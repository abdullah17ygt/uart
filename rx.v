==> flow/design.v <==
module rx#(parameter BAUDRATE = 434)(
input  clk,
input  in,
input rst,
output reg print,
output reg [7:0]out
);
localparam [1:0] 
idle = 2'b000,
start = 2'b001,
write = 2'b010,
stop = 2'b011;
reg [7:0]index=0;
reg [1:0]state = idle;
reg [7:0]data;
reg [8:0]counter;
    always @(posedge clk) begin
    if (rst) begin
      print<=0;
      counter<=0; 
      index<=0;
      out<=0;
   end 
   else begin
    counter<=counter+1;
            case(state)    
               idle: begin
                print<=0;
                index<=0;
                data<=0;
                state<=idle;
                counter<=0;    
                if(in == 1'b0)begin
                 state<=start;
                end 
              end
                start : begin                 
                     if(in == 1'b0)begin
                        state <= write;
                       end
                       else begin
                            state<= idle;                      
                       end
                   end
                write: begin    
                   if (counter == BAUDRATE)  begin
                      counter <=0 ;
                        if (index < 8'h08 ) begin
                            data[index] <= in;
                            index <= index + 1;
                            state <= write;                            
                        end
                        else begin
                         state <= stop;
                         index <= 0;
                        end
                    end
                    else begin
                      counter <= counter +1 ;          
                        state <= write;
                        end 
                end
                stop : begin
                if (counter == ((BAUDRATE/2)-1))  begin
                    out <= data;                   
                    index <= 0;                   
                    print <= 1;
                    state <= idle;
                end
                else begin
                      counter <= counter +1 ;
                end 
                end 
               default : begin
                state <= idle;
                end
            endcase
        end
    end
endmodule
## From RTL to reports: rx

What the tools print for rx, step after step.
Line numbers count from 1 in the design file above.
Cell names lack the library's common part.
A cell with n/a has no value.

| set-up | value |
|---|---|
| design top | rx |
| clock input | clk |
| standard-cell library | sky130hd |
| corner | tt_025C_1v80 |

## Word level

Counts by Yosys on the flattened word-level netlist (proc, flatten, opt, wreduce; memories kept). Register bits leave out memories and registers merged into their read ports (data or address). Print and check cells are left out. Cells with the same type and inputs are merged into one.

| bit counts | value |
|---|---|
| flip-flop bits (word level) | 36 |
| output and inout bits | 9 |

| cells by class | value |
|---|---|
| add/sub/neg operators | 3 |
| magnitude comparators | 1 |
| eq/ne operators | 8 |
| shift operators | 2 |
| multiplexer cells | 17 |
| bitwise gates (word level) | 5 |
| reduce/logical cells | 10 |

Operator list:

| cell | number |
|---|---|
| 2-to-1 mux 8 bit | 5 |
| case mux 8 bit (select 3 bit) | 1 |
| case mux 9 bit (select 2 bit) | 1 |
| case mux 8 bit (select 2 bit) | 1 |
| variable shift 1 x 9 -> 8 bit | 1 |
| variable shift 1 x 9 -> 8 bit (first input constant) | 1 |
| negator 8 -> 9 bit | 1 |
| adder 9 x 1 -> 9 bit (second input constant) | 1 |
| == test 9 x 8 -> 1 bit (second input constant) | 1 |
| == test 9 bit (second input constant) | 1 |
| 2-to-1 mux 9 bit | 1 |
| adder 8 x 1 -> 8 bit (second input constant) | 1 |
| < comparator 8 x 4 -> 1 bit (second input constant) | 1 |
| bitwise AND 8 bit | 1 |
| bitwise OR 8 bit | 1 |
| inverter 8 bit | 1 |
| case mux 2 bit (select 4 bit) | 1 |
| != test 2 bit (second input constant) | 3 |
| AND reduction 3 bit | 2 |
| == test 2 bit (second input constant) | 2 |
| AND reduction 2 bit | 2 |
| AND reduction 4 bit | 1 |
| nonzero test 4 bit | 1 |
| 2-to-1 mux 2 bit | 2 |
| 2-to-1 mux 1 bit | 4 |
| nonzero test 3 bit | 1 |
| inverter 1 bit | 2 |
| == test 2 x 1 -> 1 bit (second input constant) | 1 |

Other operator kinds: 4; their cells: 4.

## Longest topological paths

Depth = most cells in a row (Yosys ltp): at word level without a register or memory, in the mapped netlist without a sequential cell, where the memories' decode and read muxes count.

| depth | value |
|---|---|
| depth after elaboration | 8 |
| ABC_AREA | 1 |
| depth in mapped cells | 13 |
| gate-level depth less buffers | 13 |

## Mapped cells and area

The flow's flattened synthesis, as Yosys stat reports it; memories are mapped. The netlist is that of the ABC_AREA named above (0 if unset); the other value can give another one.
The area totals of this step are shown rounded.

| mapped netlist | value |
|---|---|
| mapped cells | 251 |
| chip area (Yosys) | 0.00185 mm² |
| mapped flip-flops | 36 |
| buffers | 6 |

Cell types:

| type | number | total area (µm²) |
|---|---|---|
| dfxtp_1 | 26 | 520.499 |
| edfxtp_1 | 10 | 300.288 |
| nand2_1 | 41 | 153.898 |
| inv_1 | 37 | 138.883 |
| nor2_1 | 37 | 138.883 |
| a21oi_1 | 18 | 90.086 |
| nand3_1 | 17 | 85.082 |
| o21ai_0 | 13 | 65.062 |
| ha_1 | 5 | 62.56 |
| nor3_1 | 9 | 45.043 |
| nand4_1 | 6 | 37.536 |
| nor2_2 | 5 | 31.28 |
| xnor2_1 | 3 | 26.275 |
| xor2_1 | 3 | 26.275 |
| nand3_2 | 2 | 20.019 |
| nand2_2 | 3 | 18.768 |
| a211oi_1 | 2 | 15.014 |
| buf_2 | 3 | 15.014 |

Not listed: further types 7, cells in them 11.

## Worst setup path after synthesis

Path of least setup slack by OpenSTA after synthesis, without wires, with an ideal clock, recovery checks aside; 20% of the period is set as input and as output delay. Where synthesis merged equal registers, the netlist keeps one of their names.

| timing path post-synthesis | value |
|---|---|
| path type | register -> register |
| from | register counter[4] |
| to | register data[0] |
| clock period | 2.28 ns |
| arrival time | 1.501 ns |
| path slack | 0.392 ns |
| delay of the path | 1.887 ns |
| driving pins on the path | 7 |
| path buffers | 0 |
| synthesis period reached | 1.888 ns |

"delay of the path" = arrival - input delay + setup time.
"driving pins on the path": output pins that drive a net of the path, with the launching flip-flop's if there is one; two outputs of one cell count as two.
"synthesis period reached" = period - worst setup slack (recovery checks aside). The figure is calculated, with input and output delays left at 20% of the set period.
Between the ends stands the longest chain of elaborated cells between them, by number of cells; it is not shown to be the way that was timed. Of several equally long chains one is given.
A line is the first line of the expression or statement that the cell stems from. Yosys adds cells for indexed reads and writes and turns some case tables into memories.
A register here has more assigning lines than the two given.
The path ends at the enable pin of a flip-flop; only ways to that pin are counted.

| on the way, post-synthesis | value |
|---|---|
| cell sequence | dfxtp_1 > nand2_1 > nor3_1 > nand4_1 > nand2_1 > nand2_1 > a211oi_1 |
| cells in the longest elaborated chain | 3 |
| elaborated cells on any way between the ends | 3 |
| RTL lines with such cells | 1 |
| classes of those cells | 2 x eq/ne; 1 x reduce/logical |

Ends and longest elaborated chain, post-synthesis:

| item | line | source |
|---|---|---|
| start: declaration | 16 | `reg [8:0]counter;` |
| start: assignment | 25 | `counter<=counter+1;` |
| start: assignment | 59 | `counter <= counter +1 ;` |
| == test 9 bit | 46 | `if (counter == BAUDRATE)  begin` |
| != test 2 bit | n/a |  |
| AND reduction 4 bit | n/a |  |
| end: assignment | 30 | `data<=0;` |
| end: assignment | 49 | `data[index] <= in;` |
| end: declaration | 15 | `reg [7:0]data;` |

## Worst path after layout

From the final timing report of flow run 1: the path of least setup slack in the routed layout; clock arrival at registers is part of the times.

| timing path after layout | value |
|---|---|
| path type | register -> register |
| from | register index[1] |
| to | register data[1] |
| clock period | 1.32 ns |
| arrival time | 1.83 ns |
| path slack | -0.46 ns |
| driving pins on the path | 14 |
| path buffers | 0 |

Between the ends stands the longest chain of elaborated cells between them, by number of cells; it is not shown to be the way that was timed. Of several equally long chains one is given.
A register here has more assigning lines than the two given.
Ways into the end's enable are left out, as the timed path ends at the data pin.

| on the way, after layout | value |
|---|---|
| cell sequence | dfxtp_2 > inv_2 > ha_4 > nand2_4 > nand2_2 > nand2_2 > nor2_2 > nand3_2 > nor2_4 > nand3_4 > nor2_4 > nand3_1 > nand2_1 > nor2_1 |
| cells in the longest elaborated chain | 8 |
| elaborated cells on any way between the ends | 10 |
| RTL lines with such cells | 4 |
| classes of those cells | 1 x add/sub; 1 x compare; 2 x shift; 3 x mux; 3 x logic |

Ends and longest elaborated chain, after layout:

| item | line | source |
|---|---|---|
| start: declaration | 13 | `reg [7:0]index=0;` |
| start: assignment | 21 | `index<=0;` |
| start: assignment | 50 | `index <= index + 1;` |
| negator 8 -> 9 bit | 49 | `data[index] <= in;` |
| variable shift 1 x 9 -> 8 bit | 49 |  |
| inverter 8 bit | 49 |  |
| bitwise AND 8 bit | 49 |  |
| bitwise OR 8 bit | 49 |  |
| 2-to-1 mux 8 bit | 48 | `if (index < 8'h08 ) begin` |
| 2-to-1 mux 8 bit | 46 | `if (counter == BAUDRATE)  begin` |
| case mux 8 bit (select 2 bit) | 26 | `case(state)` |
| end: assignment | 30 | `data<=0;` |
| end: assignment | 49 |  |
| end: declaration | 15 | `reg [7:0]data;` |

Memo
Re: implementation data of rx

Module rx, platform sky130hd: 2 stored runs of the flow (Yosys, OpenROAD) with differing settings, in no particular order. Input and output delays are each 20% of the period that was set; the output load is 0.01 pF.
"total power of the final layout": no workload was simulated; the value follows from the tool's default switching activity.
Results are given in rounded form.
Settings: . = not set for that run.

| item | flow run 1 | flow run 2 |
|---|---|---|
| period_ns | 1.32 | 1.57 |
| CORE_UTILIZATION | 39 | 21 |
| PLACE_DENSITY | 0.42 | . |
| CORE_ASPECT_RATIO | 1.83 | . |
| TNS_END_PERCENT | 10 | . |
| ABC_AREA | 1 | 1 |
| GPL_ROUTABILITY_DRIVEN | 0 | . |
| CTS_CLUSTER_DIAMETER | 22 | . |
| CAP_MARGIN | 20 | 15 |
| CORE_MARGIN | 2 | 2 |
| SLEW_MARGIN | 20 | 15 |
| PLACE_DENSITY_LB_ADDON | . | 0.14 |
| GPL_TIMING_DRIVEN | . | 1 |
| full die area (mm²) | 0.00534 | 0.00959 |
| mapped cell area after synthesis (mm²) | 0.00185 | 0.00185 |
| lowest setup slack (ns) | -0.461 | -0.142 |
| total power of the final layout (mW) | 2.58 | 2.49 |
| utilization (%) | 61.1 | 32.5 |
| lowest hold slack (ns) | 0.440 | 0.444 |
